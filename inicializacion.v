==> flow/design.v <==
`timescale 1ns / 1ps
module inicializacion(
    input clock,
    input reset,
    output reg cs,
    output reg ad,
    output reg rd,
    output reg wr,
    output reg [7:0] ADout
    );
reg resetref;
reg [7:0]cont;
always @(posedge clock)
begin
	if (resetref)
	begin
	if (cont==0)
	begin
	ad<=1;
	wr<=1;
	rd<=1;
	cs<=1;
	cont<=cont+1'b1;
	end
	else if (cont==1)
	begin
		ad<=0;
		cont<=cont+1'b1;
	end
	else if(cont==2)
		begin
		cs<=0;
		cont<=cont+1'b1;
		end
	else if (cont==3)
		begin
		wr<=0;
		cont<=cont+1'b1;
		end
	else if (cont==4)
		begin
		ADout<=8'h02;
		cont<=cont+1'b1;
		end
	else if (cont==9)
		begin
		wr<=1;
		cont<=cont+1'b1;
		end
	else if (cont==10)
		begin
		cs<=1;
		cont<=cont+1'b1;
		end
	else if (cont==11)
		begin
		ad<=1;
		cont<=cont+1'b1;
		end
	else if (cont==13)
		begin
		ADout<=8'hff;
		cont<=cont+1'b1;
		end
	else if (cont==22)
		begin
		cs<=0;
		cont<=cont+1'b1;
		end
	else if (cont==23)
		begin
		wr<=0;
		cont<=cont+1'b1;
		end
	else if (cont==24)
		begin
		ADout[0]<=0;
		ADout[1]<=0;
		ADout[2]<=0;
		ADout[3]<=0;
		ADout[4]<=1;
		ADout[5]<=0;
		ADout[6]<=0;
		ADout[7]<=0;
		cont<=cont+1'b1;
		end
	else if (cont==29)
		begin
		wr<=1;
		cont<=cont+1'b1;
		end
	else if (cont==30)
		begin
		cs<=1;
		cont<=cont+1'b1;
		end
	else if (cont==32)
		begin
		ADout<=8'hff;
		cont<=cont+1'b1;
		end
	else if (cont==41)
	begin
		ad<=0;
		cont<=cont+1'b1;
	end
	else if(cont==42)
		begin
		cs<=0;
		cont<=cont+1'b1;
		end
	else if (cont==43)
		begin
		wr<=0;
		cont<=cont+1'b1;
		end
	else if (cont==44)
		begin
		ADout<=8'h02;
		cont<=cont+1'b1;
		end
	else if (cont==49)
		begin
		wr<=1;
		cont<=cont+1'b1;
		end
	else if (cont==50)
		begin
		cs<=1;
		cont<=cont+1'b1;
		end
	else if (cont==51)
		begin
		ad<=1;
		cont<=cont+1'b1;
		end
	else if (cont==53)
		begin
		ADout<=8'hff;
		cont<=cont+1'b1;
		end
	else if (cont==64)
		begin
		cs<=0;
		cont<=cont+1'b1;
		end
	else if (cont==65)
		begin
		wr<=0;
		cont<=cont+1'b1;
		end
	else if (cont==66)
		begin
		ADout<=0;
		cont<=cont+1'b1;
		end
	else if (cont==71)
		begin
		wr<=1;
		cont<=cont+1'b1;
		end
	else if (cont==72)
		begin
		cs<=1;
		cont<=cont+1'b1;
		end
	else if (cont==74)
		begin
		ADout<=8'hff;
		cont<=cont+1'b1;
		end
	else if (cont==81)
	begin
		ad<=0;
		cont<=cont+1'b1;
	end
	else if(cont==82)
		begin
		cs<=0;
		cont<=cont+1'b1;
		end
	else if (cont==83)
		begin
		wr<=0;
		cont<=cont+1'b1;
		end
	else if (cont==84)
		begin
		ADout<=8'h10;
		cont<=cont+1'b1;
		end
	else if (cont==89)
		begin
		wr<=1;
		cont<=cont+1'b1;
		end
	else if (cont==90)
		begin
		cs<=1;
		cont<=cont+1'b1;
		end
	else if (cont==91)
		begin
		ad<=1;
		cont<=cont+1'b1;
		end
	else if (cont==93)
		begin
		ADout<=8'hff;
		cont<=cont+1'b1;
		end
	else if (cont==104)
		begin
		cs<=0;
		cont<=cont+1'b1;
		end
	else if (cont==105)
		begin
		wr<=0;
		cont<=cont+1'b1;
		end
	else if (cont==106)
		begin
		ADout<=8'hd2;
		cont<=cont+1'b1;
		end
	else if (cont==111)
		begin
		wr<=1;
		cont<=cont+1'b1;
		end
	else if (cont==112)
		begin
		cs<=1;
		cont<=cont+1'b1;
		end
	else if (cont==114)
		begin
		ADout<=8'hff;
		cont<=cont+1'b1;
		end
	else if (cont==123)
	begin
		ad<=0;
		cont<=cont+1'b1;
	end
	else if(cont==124)
		begin
		cs<=0;
		cont<=cont+1'b1;
		end
	else if (cont==125)
		begin
		wr<=0;
		cont<=cont+1'b1;
		end
	else if (cont==126)
		begin
		ADout<=8'h00;
		cont<=cont+1'b1;
		end
	else if (cont==131)
		begin
		wr<=1;
		cont<=cont+1'b1;
		end
	else if (cont==132)
		begin
		cs<=1;
		cont<=cont+1'b1;
		end
	else if (cont==133)
		begin
		ad<=1;
		cont<=cont+1'b1;
		end
	else if (cont==135)
		begin
		ADout<=8'hff;
		cont<=cont+1'b1;
		end
	else if (cont==144)
		begin
		cs<=0;
		cont<=cont+1'b1;
		end
	else if (cont==145)
		begin
		wr<=0;
		cont<=cont+1'b1;
		end
	else if (cont==146)
		begin
		ADout<=8'h00;
		cont<=cont+1'b1;
		end
	else if (cont==151)
		begin
		wr<=1;
		cont<=cont+1'b1;
		end
	else if (cont==152)
		begin
		cs<=1;
		cont<=cont+1'b1;
		end
	else if (cont==155)
		begin
		if (reset==0)resetref<=0;
		ADout<=8'hff;
		ad<=1'h1;
		wr<=1'h1;
		rd<=1'h1;
		cs<=1'h1;
		end
	else cont<=cont+1'b1;
	end
	else if (reset==1)
	begin
	ad<=1'h1;
	wr<=1'h1;
	rd<=1'h1;
	cs<=1'h1;
	ADout<=8'hff;
	cont<=0;
	resetref<=1;
	end
	else
	begin
	ADout<=8'hff;
	cs<=1'h1;
	ad<=1'h1;
	wr<=1'h1;
	rd<=1'h1;
	end
end
endmodule
# --- Step by step through the tools: inicializacion ---
# Tool output for the design above, in the order of the flow.
# Line numbers count from 1 in the design file above.
# Library cell names are shortened.
setup:
  top_module: "inicializacion"
  clock: "clock"
  cell_library: "sky130hd"
  lib_corner: "tt_025C_1v80"

# --- Elaborated design ---
# Yosys after proc, flatten, opt, wreduce and memory -nomap, before mapping. Memory bits, and registers merged into a memory's read port (data or address), are not among the register bits. Print and check cells are not counted. Equal cells are merged and count once.
op_classes:
  addsub: 1
  n_mul: 0
  mux: 410
  shifts: 0
  n_eq: 216
  div_mod_pow: 0
  n_logic: 5
  n_reduce_logical: 12
  cmp: 0
ops:
  columns: ["op", "n"]
  rows:
  - ["two-way mux 8 bit", 59]
  - ["two-way mux 1 bit", 351]
  - ["equality test 8 x 7 -> 1 bit with constant B", 24]
  - ["inequality test 9 bit with constant B", 15]
  - ["inequality test 15 bit with constant B", 8]
  - ["inequality test 13 bit with constant B", 9]
  - ["inequality test 7 bit with constant B", 15]
  - ["inequality test 14 bit with constant B", 7]
  - ["inequality test 16 bit with constant B", 6]
  - ["inequality test 11 bit with constant B", 8]
  - ["inequality test 8 bit with constant B", 11]
  - ["AND reduction 40 bit", 2]
  - ["inequality test 5 bit with constant B", 16]
  - ["equality test 8 bit with constant B", 10]
  - ["inequality test 12 bit with constant B", 6]
  - ["inequality test 6 bit with constant B", 12]
  - ["equality test 8 x 6 -> 1 bit with constant B", 9]
  - ["inequality test 10 bit with constant B", 7]
  - ["inequality test 58 bit with constant B", 1]
  - ["AND reduction 48 bit", 1]
  - ["inequality test 3 bit with constant B", 15]
  - ["inequality test 4 bit with constant B", 11]
  - ["AND reduction 42 bit", 1]
  - ["equality test 8 x 5 -> 1 bit with constant B", 5]
  - ["nonzero test 17 bit", 2]
  - ["equality test 8 x 4 -> 1 bit with constant B", 4]
  - ["inequality test 2 bit with constant B", 12]
  - ["inequality test 17 bit with constant B", 1]
# Not listed: further kinds 11, cells in them 16.
bits:
  memories: 0
  romBits: 0
  register_bits: 16
  latchBits: 0
  word_cells: 653
  ramBits: 0
  clocked_rd_ports_x_width: 0

# --- Longest topological paths ---
# Longest topological path by Yosys (ltp), each cell counted once; first at word level (registers and memories cut), then after technology mapping (sequential cells cut; the memories' decode and read muxes count).
logic_depth:
  ltp_word: 59
  abc_area: 0
  depth_mapped: 10
  mapped_depth_nobuf: 8

# --- Mapped cells and area ---
# Yosys stat after the flow's synthesis: flattened, memories mapped to cells. It holds for the ABC_AREA given above (unset counts as 0); a run with the other value may have another netlist.
# The area totals of this step are shown rounded.
types:
  columns: ["type", "n", "type_area_um2"]
  rows:
  - ["edfxtp_1", 8, 240.23]
  - ["dfxtp_1", 8, 160.154]
  - ["nor2_1", 35, 131.376]
  - ["mux2i_1", 12, 120.115]
  - ["buf_2", 18, 90.086]
  - ["nand2b_1", 14, 87.584]
  - ["o32ai_1", 9, 78.826]
  - ["o22ai_1", 12, 75.072]
  - ["a21oi_1", 13, 65.062]
  - ["o21ai_0", 12, 60.058]
  - ["a211oi_1", 7, 52.55]
  - ["ha_1", 4, 50.048]
  - ["buf_4", 6, 45.043]
  - ["nand3_1", 9, 45.043]
  - ["nand3b_1", 6, 45.043]
  - ["a32oi_1", 5, 43.792]
  - ["xnor2_1", 5, 43.792]
  - ["nor3_1", 8, 40.038]
# Other cell types: 50; their cells: 123.
mapped:
  ff_cells: 16
  stdcells: 314
  synth_area_um2: 2380

# --- Path before layout ---
# Path of least setup slack by OpenSTA after synthesis, without wires, with an ideal clock, recovery checks aside; 20% of the period is set as input and as output delay. Where synthesis merged equal registers, the netlist keeps one of their names.
synth_timing:
  path_type: "reg-to-reg"
  start: "reg cont[1]"
  end: "reg wr"
  tclk_ns: 3.42
  stages: 10
  arrival_time_ns: 2.333
  t_required_ns: 3.295
  path_buffers: 1
  path_slack_ns: 0.962
  setup_time_ns: 0.125
  delay_ns: 2.458
  synth_period_reached_ns: 2.458
# "delay_ns" is the arrival time less input delay plus setup time.
# "stages": output pins that drive a net of the path, with the launching flip-flop's if there is one; two outputs of one cell count as two.
# "synth_period_reached_ns" is the clock period less the worst setup slack; recovery checks do not enter. This is arithmetic on one report: input and output delays are still those of the set period (20% each).
# Between the ends stands the longest chain of elaborated cells between them, by number of cells; it is not shown to be the way that was timed. Of several equally long chains one is given.
# A line is the first line of the expression or statement that the cell stems from. Yosys adds cells for indexed reads and writes and turns some case tables into memories.
# At most two assigning lines are given for a register; there are more.
synth_between:
  cell_sequence: "edfxtp_1 inv_1 ha_1 buf_2 nor3b_1 a2bb2o_4 a21oi_2 or4b_4 a2111oi_4 a21oi_1"
  elab_chain_cells: 55
synth_rtl:
  columns: ["item", "line_no", "text"]
  rows:
  - ["from (decl)", 12, "reg [7:0]cont;"]
  - ["from (assign)", 23, "cont<=cont+1'b1;"]
  - ["from (assign)", 28, "cont<=cont+1'b1;"]
  - ["equality test 8 bit", 307, "else if (cont==155)"]
  - ["two-way mux 1 bit", 307, null]
  - ["two-way mux 1 bit", 302, "else if (cont==152)"]
  - ["two-way mux 1 bit", 297, "else if (cont==151)"]
  - ["two-way mux 1 bit", 292, "else if (cont==146)"]
  - ["two-way mux 1 bit", 287, "else if (cont==145)"]
  - ["two-way mux 1 bit", 282, "else if (cont==144)"]
  - ["[... 41 more ...]", null, null]
  - ["two-way mux 1 bit", 65, "else if (cont==22)"]
  - ["two-way mux 1 bit", 60, "else if (cont==13)"]
  - ["two-way mux 1 bit", 55, "else if (cont==11)"]
  - ["two-way mux 1 bit", 50, "else if (cont==10)"]
  - ["two-way mux 1 bit", 45, "else if (cont==9)"]
  - ["two-way mux 1 bit", 40, "else if (cont==4)"]
  - ["two-way mux 1 bit", 35, "else if (cont==3)"]
  - ["to (assign)", 37, "wr<=0;"]
  - ["to (assign)", 47, "wr<=1;"]
  - ["to (decl)", 8, "output reg wr,"]

# --- Worst path after layout ---
# From the final timing report of run 1: the path of least setup slack in the routed layout; clock arrival at registers is part of the times.
layout_timing:
  path_type: "reg-to-reg"
  start: "reg cont[1]"
  end: "reg wr"
  t_required_ns: 2.67
  arrival_time_ns: 2.76
  stages: 10
  setup_time_ns: 0.11
  path_buffers: 1
  path_slack_ns: -0.09
  tclk_ns: 2.51
# Between the ends stands the longest chain of elaborated cells between them, by number of cells; it is not shown to be the way that was timed. Of several equally long chains one is given.
# At most two assigning lines are given for a register; there are more.
layout_between:
  cell_sequence: "edfxtp_1 inv_1 ha_1 buf_12 nand3_1 a21oi_1 or3_1 or4b_4 a2111oi_4 a21oi_1"
  elab_chain_cells: 55
layout_rtl:
  columns: ["item", "line_no", "text"]
  rows:
  - ["from (decl)", 12, "reg [7:0]cont;"]
  - ["from (assign)", 23, "cont<=cont+1'b1;"]
  - ["from (assign)", 28, "cont<=cont+1'b1;"]
  - ["equality test 8 bit", 307, "else if (cont==155)"]
  - ["two-way mux 1 bit", 307, null]
  - ["two-way mux 1 bit", 302, "else if (cont==152)"]
  - ["two-way mux 1 bit", 297, "else if (cont==151)"]
  - ["two-way mux 1 bit", 292, "else if (cont==146)"]
  - ["two-way mux 1 bit", 287, "else if (cont==145)"]
  - ["two-way mux 1 bit", 282, "else if (cont==144)"]
  - ["[... 41 more ...]", null, null]
  - ["two-way mux 1 bit", 65, "else if (cont==22)"]
  - ["two-way mux 1 bit", 60, "else if (cont==13)"]
  - ["two-way mux 1 bit", 55, "else if (cont==11)"]
  - ["two-way mux 1 bit", 50, "else if (cont==10)"]
  - ["two-way mux 1 bit", 45, "else if (cont==9)"]
  - ["two-way mux 1 bit", 40, "else if (cont==4)"]
  - ["two-way mux 1 bit", 35, "else if (cont==3)"]
  - ["to (assign)", 37, "wr<=0;"]
  - ["to (assign)", 47, "wr<=1;"]
  - ["to (decl)", 8, "output reg wr,"]

# Design inicializacion on sky130hd. What follows are 2 stored runs of the flow, each under its own settings; their order means nothing. The constraints put input and output delay at 20% of the set period each and load the outputs with 0.01 pF.
# "achieved_period_ns": clock period set for the run, less the worst setup slack. It is reckoned from that one timing run; input and output delays stay at 20% of the period that was set.
# "timing.worst_path_ns" is the time allowed to the run's worst setup path (the clock period less input and output delay, where it has them) less its slack. Clock arrival times count: a late capture clock shortens it, a late launch clock lengthens it.
# "total_power_mw": no workload was simulated; the value follows from the tool's default switching activity.
# The results are shown rounded.
runs:
  - name: "run 1"
    settings:
      period_ns: 2.51
      CORE_UTILIZATION: 29
      SETUP_SLACK_MARGIN: -0.22
      PLACE_DENSITY_LB_ADDON: 0.02
      CORE_ASPECT_RATIO: 1.26
      CELL_PAD_IN_SITES_GLOBAL_PLACEMENT: 1
      CELL_PAD_IN_SITES_DETAIL_PLACEMENT: 1
      TNS_END_PERCENT: 45
      GPL_ROUTABILITY_DRIVEN: 0
      CAP_MARGIN: 35
      MIN_ROUTING_LAYER: "met1"
      MAX_ROUTING_LAYER: "met5"
      CORE_MARGIN: 2
      SLEW_MARGIN: 20
    results:
      total_power_mw: 4.09
      timing.worst_path_ns: 2.60
      worst_path_kind: "reg-to-reg"
      tns_setup_ns: -0.325
      hold_worst_slack_ns: 0.523
      synthArea_um2: 2380
      cell_area_final_um2: 3040
      post_route_util_frac: 0.377
      achieved_period_ns: 2.604
      die_area_um2: 8960
      worst_setup_slack_ns: -0.094
  - name: "run 2"
    settings:
      period_ns: 1.89
      CAP_MARGIN: 20
      CORE_MARGIN: 2
      CORE_UTILIZATION: 40
      SLEW_MARGIN: 20
    results:
      achieved_period_ns: 2.448
      total_power_mw: 6.10
      post_route_util_frac: 0.598
      tns_setup_ns: -4.92
      timing.worst_path_ns: 2.45
      worst_path_kind: "reg-to-reg"
      synthArea_um2: 2380
      cell_area_final_um2: 3500
      worst_setup_slack_ns: -0.558
      hold_worst_slack_ns: 0.512
      die_area_um2: 6590
